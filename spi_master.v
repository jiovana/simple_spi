==> flow/design.v <==
module spi_master #(
    parameter REG_WIDTH  = 32,
    parameter COUNTER_WIDTH = $clog2(REG_WIDTH),
    parameter TRANS_SIZE = 32
)(
    input rstn, 
    input sys_clk, 
    input t_start,
    input [REG_WIDTH-1:0] data_in,  
    input [COUNTER_WIDTH:0] t_size,  
    input cpha, 
    input cpol,  
    input miso,
    output wire mosi,
    output reg spi_clk,
    output reg cs
);
reg [REG_WIDTH-1:0] shift_reg_neg, shift_reg_pos;
wire [REG_WIDTH-1:0] shift_reg;
reg [COUNTER_WIDTH:0] count;
always @(*) begin
  if (!cs) begin
    if (cpol)
      spi_clk <= ~sys_clk;
    else
      spi_clk <= sys_clk;
  end else begin
    if (cpol)
      spi_clk <= 1'b1;
    else
      spi_clk <= 1'b0;
  end
end
always @(posedge sys_clk) begin
  if (!rstn) begin
    count <= 'b0;   
    cs <= 1'b1;
  end else if (t_start) begin
    count <= t_size;
    cs <= 1'b0;
  end else begin
    count <= count - 1'b1;
    cs <= 1'b0;
  end
end
assign mosi = (!cs) ? shift_reg[REG_WIDTH-1] : 1'bz;
always @(negedge spi_clk or negedge rstn) begin
  if (!rstn)
    shift_reg_neg <= 'b0;
  else begin
    if (t_start)
      shift_reg_neg <= data_in;
    else if (!cs) 
      shift_reg_neg <= {shift_reg_neg[REG_WIDTH-2:0], miso};
  end
end
always @(posedge spi_clk or negedge rstn) begin
  if (!rstn)
    shift_reg_pos <= 'b0;
  else begin
    if (t_start)
      shift_reg_pos <= data_in;
    else if (!cs) 
      shift_reg_pos <= {shift_reg_pos[REG_WIDTH-2:0], miso};
  end
end
assign shift_reg = (cpha ~^ cpol) ? shift_reg_neg : shift_reg_pos;
endmodule
# From RTL to reports: spi_master
# The steps from the RTL of spi_master to its reports follow in flow order.
# Lines are those of the file above, counted from 1.
# Library cell names are shortened.
# Not given: n/a
# setup
top_module	spi_master
clock_port	sys_clk
lib	sky130hd
pvt_corner	tt_025C_1v80

# Word level
# Yosys after proc, flatten, opt, wreduce and memory -nomap, before mapping. Memory bits, and registers merged into a memory's read port (data or address), are not among the register bits. Print and check cells are not counted. Equal cells are merged and count once.
# word_totals
regBits	65
in_bits	44
out_inout_bits	3
word_cells	16
# classes
n_eq	1
muxes	10
n_logic	2
# op_table
operator	count
32-bit two-way mux	5
1-bit two-way mux	5
2-bit != test with constant B	1
1-bit XNOR	1
1-bit NOT	1

# Depth
# Depth = most cells in a row (Yosys ltp): at word level without a register or memory, in the mapped netlist without a sequential cell, where the memories' decode and read muxes count.
# depth
ltp_word	3
abc_area	0
depth_mapped	5
mapped_depth_nobuf	2

# Netlist
# The flow's flattened synthesis, as Yosys stat reports it; memories are mapped. The netlist is that of the ABC_AREA named above (0 if unset); the other value can give another one.
# synth_totals
mapped_cells	249
synth_area_um2	2972.9
seqArea_um2	1621.6
ffs	65
buffers	17
# types
cell_type	count	area_total_um2
dfrtn_1	32	800.768
dfrtp_1	32	800.768
mux2i_1	62	620.595
a21oi_1	62	310.298
nor2b_1	32	200.192
buf_12	4	80.077
clkbuf_1	9	33.782
buf_4	3	22.522
dfxtp_1	1	20.019
buf_8	1	15.014
a31oi_1	2	12.512
nand2b_1	2	12.512
mux2_2	1	11.261
xnor2_1	1	8.758
xor2_1	1	8.758
nand2_1	2	7.507
inv_1	1	3.754
inv_2	1	3.754

# 2 stored runs of spi_master in the flow (synthesis by Yosys, layout by OpenROAD, sky130hd cells), in arbitrary order. Constraints: input delay and output delay 20% of the set period each, output load 0.01 pF.
# Settings: n/a = not set for that run.
item,run 1,run 2
period_ns,2.73,2.33
CORE_UTILIZATION,25,26
SETUP_SLACK_MARGIN,0.32,0.47
HOLD_SLACK_MARGIN,0.03,-0.06
CORE_ASPECT_RATIO,1.68,0.71
TNS_END_PERCENT,80,n/a
GPL_TIMING_DRIVEN,1,1
SLEW_MARGIN,5,20
CAP_MARGIN,20,20
CORE_MARGIN,2,10
CELL_PAD_IN_SITES_DETAIL_PLACEMENT,n/a,0
ABC_AREA,n/a,1
CTS_CLUSTER_DIAMETER,n/a,377
MAX_ROUTING_LAYER,n/a,met4
# Run 1: no results, routing failed with a tool error
# Run 2: no results, clock tree synthesis failed with a tool error
